==> flow/design.v <==
module stream_to_fx3(
	input  reset_,
	input  clk_100,
	input  stream_in_mode_selected,
	input  flaga_d,
	input  flagb_d,
	output slwr_streamIN_,
	output [31:0] data_out_stream_in
);
reg [2:0]current_stream_in_state;
reg [2:0]next_stream_in_state;
reg [31:0]data_gen_stream_in;
parameter [2:0] stream_in_idle                    = 3'd0;
parameter [2:0] stream_in_wait_flagb              = 3'd1;
parameter [2:0] stream_in_write                   = 3'd2;
parameter [2:0] stream_in_write_wr_delay          = 3'd3;
assign slwr_streamIN_ = ((current_stream_in_state == stream_in_write) | (current_stream_in_state == stream_in_write_wr_delay)) ? 1'b0 : 1'b1;
always @(posedge clk_100, negedge reset_)begin
	if(!reset_)begin 
		current_stream_in_state <= stream_in_idle;
	end else begin
		current_stream_in_state <= next_stream_in_state;
	end	
end
always @(*)begin
	next_stream_in_state = current_stream_in_state;
	case(current_stream_in_state)
	stream_in_idle:begin
		if((stream_in_mode_selected) & (flaga_d == 1'b1))begin
			next_stream_in_state = stream_in_wait_flagb; 
		end else begin
			next_stream_in_state = stream_in_idle;
		end	
	end
	stream_in_wait_flagb :begin
		if (flagb_d == 1'b1)begin
			next_stream_in_state = stream_in_write; 
		end else begin
			next_stream_in_state = stream_in_wait_flagb; 
		end
	end
	stream_in_write:begin
		if(flagb_d == 1'b0)begin
			next_stream_in_state = stream_in_write_wr_delay;
		end else begin
		 	next_stream_in_state = stream_in_write;
		end
	end
        stream_in_write_wr_delay:begin
			next_stream_in_state = stream_in_idle;
	end
	endcase
end
always @(posedge clk_100, negedge reset_)begin
	if(!reset_)begin 
		data_gen_stream_in <= 32'd0;
	end else if((slwr_streamIN_ == 1'b0) & (stream_in_mode_selected)) begin
		data_gen_stream_in <= data_gen_stream_in + 1;
	end else if (!stream_in_mode_selected) begin
		data_gen_stream_in <= 32'd0;
	end	
end
assign data_out_stream_in = data_gen_stream_in;
endmodule
Reports on stream_to_fx3. What the tools print for stream_to_fx3, step after step. Lines are those of the file above, counted from 1. Operators: Yosys type, input widths -> output width; for muxes data width and select width s. The mark - stands for no value.

Top: stream_to_fx3. Clock: clk_100. Standard-cell library: sky130hd. Corner: tt_025C_1v80.

Word level. Yosys after proc, flatten, opt, wreduce and memory -nomap, before mapping. Memory bits, and registers merged into a memory's read port (data or address), are not among the register bits. Print and check cells are not counted. Equal cells are merged and count once.

For register bits the number is 35. For input port bits the number is 5. The figure for word-level cells is 19.

The figure for add/subtract/negate cells is 1. The entry for eq/ne operators reads 4. Multiplexer cells: 7. Under bitwise logic cells stands 3. Reductions and logical operators: 2.

Operators by type and width (count): $mux 32 (2); $add 32x1->32 const B (1); $pmux 3 s4 (1); $eq 3x2->1 const B (2); $reduce_bool 4->1 (1); $eq 3x1->1 const B (1); $logic_not 3->1 (1); $mux 1 (3); $and 1x1->1 (2); $ne 2x1->1 const B (1); $mux 2 (1); $or 1x1->1 (1).

Longest topological paths. Depth = most cells in a row (Yosys ltp): at word level without a register or memory, in the mapped netlist without a sequential cell, where the memories' decode and read muxes count.

The figure for word-level depth is 4. Under ABC_AREA stands 0. Gate-level depth with buffers: 6.

Mapped cells and area. Yosys stat after the flow's synthesis: flattened, memories mapped to cells. It holds for the ABC_AREA given above (unset counts as 0); a run with the other value may have another netlist. Totals and module areas in this step are rounded.

Cells by type: sky130_fd_sc_hd__dfrtp_1 (count 35, total area 875.84 sq um); sky130_fd_sc_hd__or4_1 (count 14, total area 105.101 sq um); sky130_fd_sc_hd__a21oi_1 (count 17, total area 85.082 sq um); sky130_fd_sc_hd__o31ai_1 (count 11, total area 82.579 sq um); sky130_fd_sc_hd__xnor2_1 (count 9, total area 78.826 sq um); sky130_fd_sc_hd__nor2_1 (count 16, total area 60.058 sq um); sky130_fd_sc_hd__nand2_1 (count 12, total area 45.043 sq um); sky130_fd_sc_hd__nand4_1 (count 7, total area 43.792 sq um); sky130_fd_sc_hd__nand3_1 (count 8, total area 40.038 sq um); sky130_fd_sc_hd__o21ai_0 (count 7, total area 35.034 sq um); sky130_fd_sc_hd__xor2_1 (count 4, total area 35.034 sq um); sky130_fd_sc_hd__nor4_1 (count 5, total area 31.28 sq um); sky130_fd_sc_hd__or3_1 (count 5, total area 31.28 sq um); sky130_fd_sc_hd__clkbuf_1 (count 7, total area 26.275 sq um); sky130_fd_sc_hd__dfstp_2 (count 1, total area 26.275 sq um); sky130_fd_sc_hd__inv_1 (count 7, total area 26.275 sq um); sky130_fd_sc_hd__or2_2 (count 3, total area 18.768 sq um); sky130_fd_sc_hd__nor3_1 (count 3, total area 15.014 sq um).

Not listed: further types 17, cells in them 18.

The figure for cells in the netlist is 189. Cell area after synthesis: 1810 sq um. For sequential part of the area the number is 902 sq um. The entry for mapped flip-flops reads 36.

Path before layout. Path of least setup slack by OpenSTA after synthesis, without wires, with an ideal clock, recovery checks aside; 20% of the period is set as input and as output delay. Where synthesis merged equal registers, the netlist keeps one of their names.

Path type: register to register. From: register data_gen_stream_in[0]. To: register data_gen_stream_in[28]. The entry for clock period reads 3.64 ns. The figure for setup time is 0.078 ns. The entry for arrival reads 1.957 ns. Data required time: 3.562 ns. For setup slack the number is 1.605 ns. The entry for path delay reads 2.035 ns. Stages on the path: 7. The figure for synthesis period reached is 2.035 ns.

"path delay" = arrival - input delay + setup time. "stages on the path": output pins that drive a net of the path, with the launching flip-flop's if there is one; two outputs of one cell count as two. "synthesis period reached" is the clock period less the worst setup slack; recovery checks do not enter. This is arithmetic on one report: input and output delays are still those of the set period (20% each). The rows between start and end are the longest chain of elaborated cells between them; the timing report does not say that the signal goes this way. Where chains are equally long, one stands for them. Each line given opens the expression or statement behind the cell; cells for indexed reads and writes are added by Yosys, which also makes memories of some case tables. At most two assigning lines are given for a register; there are more.

Cells stage by stage: sky130_fd_sc_hd__dfrtp_1 -> sky130_fd_sc_hd__ha_1 -> sky130_fd_sc_hd__o21ai_2 -> sky130_fd_sc_hd__or4_1 -> sky130_fd_sc_hd__clkbuf_2 -> sky130_fd_sc_hd__or4_1 -> sky130_fd_sc_hd__a21oi_1. For length of the longest elaborated chain the number is 2. The figure for elaborated cells on any way between the ends is 2. For source lines of those cells the number is 2. Classes of those cells: add/sub (1); mux (1).

Ends and longest elaborated chain, post-synthesis: start: declaration (line 12) `reg [31:0]data_gen_stream_in;`; start: assignment (line 56) `data_gen_stream_in <= 32'd0;`; start: assignment (line 58) `data_gen_stream_in <= data_gen_stream_in + 1;`; $add 32x1->32 (line 58); $mux 32 (line 57) `end else if((slwr_streamIN_ == 1'b0) & (stream_in_mode_selected)) begin`; end: assignment (line 56); end: assignment (line 58); end: declaration (line 12).

Timing after layout. From the final timing report of record 1: the path of least setup slack in the routed layout; clock arrival at registers is part of the times.

Path type: register to register. From: register data_gen_stream_in[0]. To: register data_gen_stream_in[28]. The entry for clock period reads 2.08 ns. The figure for setup time is 0.08 ns. The entry for arrival reads 2.22 ns. Data required time: 2.30 ns. For setup slack the number is 0.08 ns. Stages on the path: 6.

The rows between start and end are the longest chain of elaborated cells between them; the timing report does not say that the signal goes this way. Where chains are equally long, one stands for them. At most two assigning lines are given for a register; there are more.

Cells stage by stage: sky130_fd_sc_hd__dfrtp_1 -> sky130_fd_sc_hd__ha_1 -> sky130_fd_sc_hd__o21ai_2 -> sky130_fd_sc_hd__or4_4 -> sky130_fd_sc_hd__or4_1 -> sky130_fd_sc_hd__a21oi_1. For length of the longest elaborated chain the number is 2. The figure for elaborated cells on any way between the ends is 2. For source lines of those cells the number is 2. Classes of those cells: add/sub (1); mux (1).

Ends and longest elaborated chain, after layout: start: declaration (line 12) `reg [31:0]data_gen_stream_in;`; start: assignment (line 56) `data_gen_stream_in <= 32'd0;`; start: assignment (line 58) `data_gen_stream_in <= data_gen_stream_in + 1;`; $add 32x1->32 (line 58); $mux 32 (line 57) `end else if((slwr_streamIN_ == 1'b0) & (stream_in_mode_selected)) begin`; end: assignment (line 56); end: assignment (line 58); end: declaration (line 12).

Wiki page: stream_to_fx3 / flow data

Top module stream_to_fx3; platform sky130hd; tools Yosys and OpenROAD; 2 stored runs in no particular order. Input and output delays are each 20% of the period that was set; the output load is 0.01 pF. "period reached" = clock period - worst setup slack. The figure is calculated, with input and output delays left at 20% of the set period. "allowed time less slack (worst setup path)" is the time allowed to the run's worst setup path (the clock period less input and output delay, where it has them) less its slack. Clock arrival times count: a late capture clock shortens it, a late launch clock lengthens it. By "total design power" is meant OpenSTA's value without simulated activity: inputs other than the clock are taken to toggle once in ten clock periods, and the tool carries that through the logic. Values from the reports are rounded here.

Record 1 has these settings: period_ns 2.08; CORE_UTILIZATION 46; CAP_MARGIN 20; CORE_MARGIN 2; SLEW_MARGIN 20. For the period reached the run shows 1.997 ns. The final design utilization is 65.6 %. The total design power stands at 1330 µW. For the standard-cell area after layout the run shows 2440 sq um. The full die area reads 4460 sq um. For the chip area after synthesis (Yosys) the run shows 1810 sq um. The measured worst setup slack after layout is 0.083 ns. For the allowed time less slack (worst setup path) the run shows 2.00 ns. Kind of the worst setup path: register to register. The measured summed negative setup slack is 0.000 ns. The lowest hold slack comes to 0.486 ns.

Record 2 has these settings: period_ns 2.12; CORE_UTILIZATION 15; SETUP_SLACK_MARGIN 0.29; PLACE_DENSITY_LB_ADDON 0.29; HOLD_SLACK_MARGIN -0.03; ABC_AREA 0; GPL_TIMING_DRIVEN 1; GPL_ROUTABILITY_DRIVEN 1; CTS_CLUSTER_DIAMETER 173; CAP_MARGIN 40; SLEW_MARGIN 10; MIN_ROUTING_LAYER met1; CORE_MARGIN 2. For the period reached the run shows 1.915 ns. The total design power stands at 1560 µW. The measured worst setup slack after layout is 0.205 ns. For the standard-cell area after layout the run shows 2790 sq um. For the chip area after synthesis (Yosys) the run shows 1810 sq um. The final design utilization is 23.4 %. The full die area reads 13000 sq um. For the allowed time less slack (worst setup path) the run shows 1.91 ns. Kind of the worst setup path: register to register. The measured summed negative setup slack is 0.000 ns. The lowest hold slack comes to 0.487 ns.
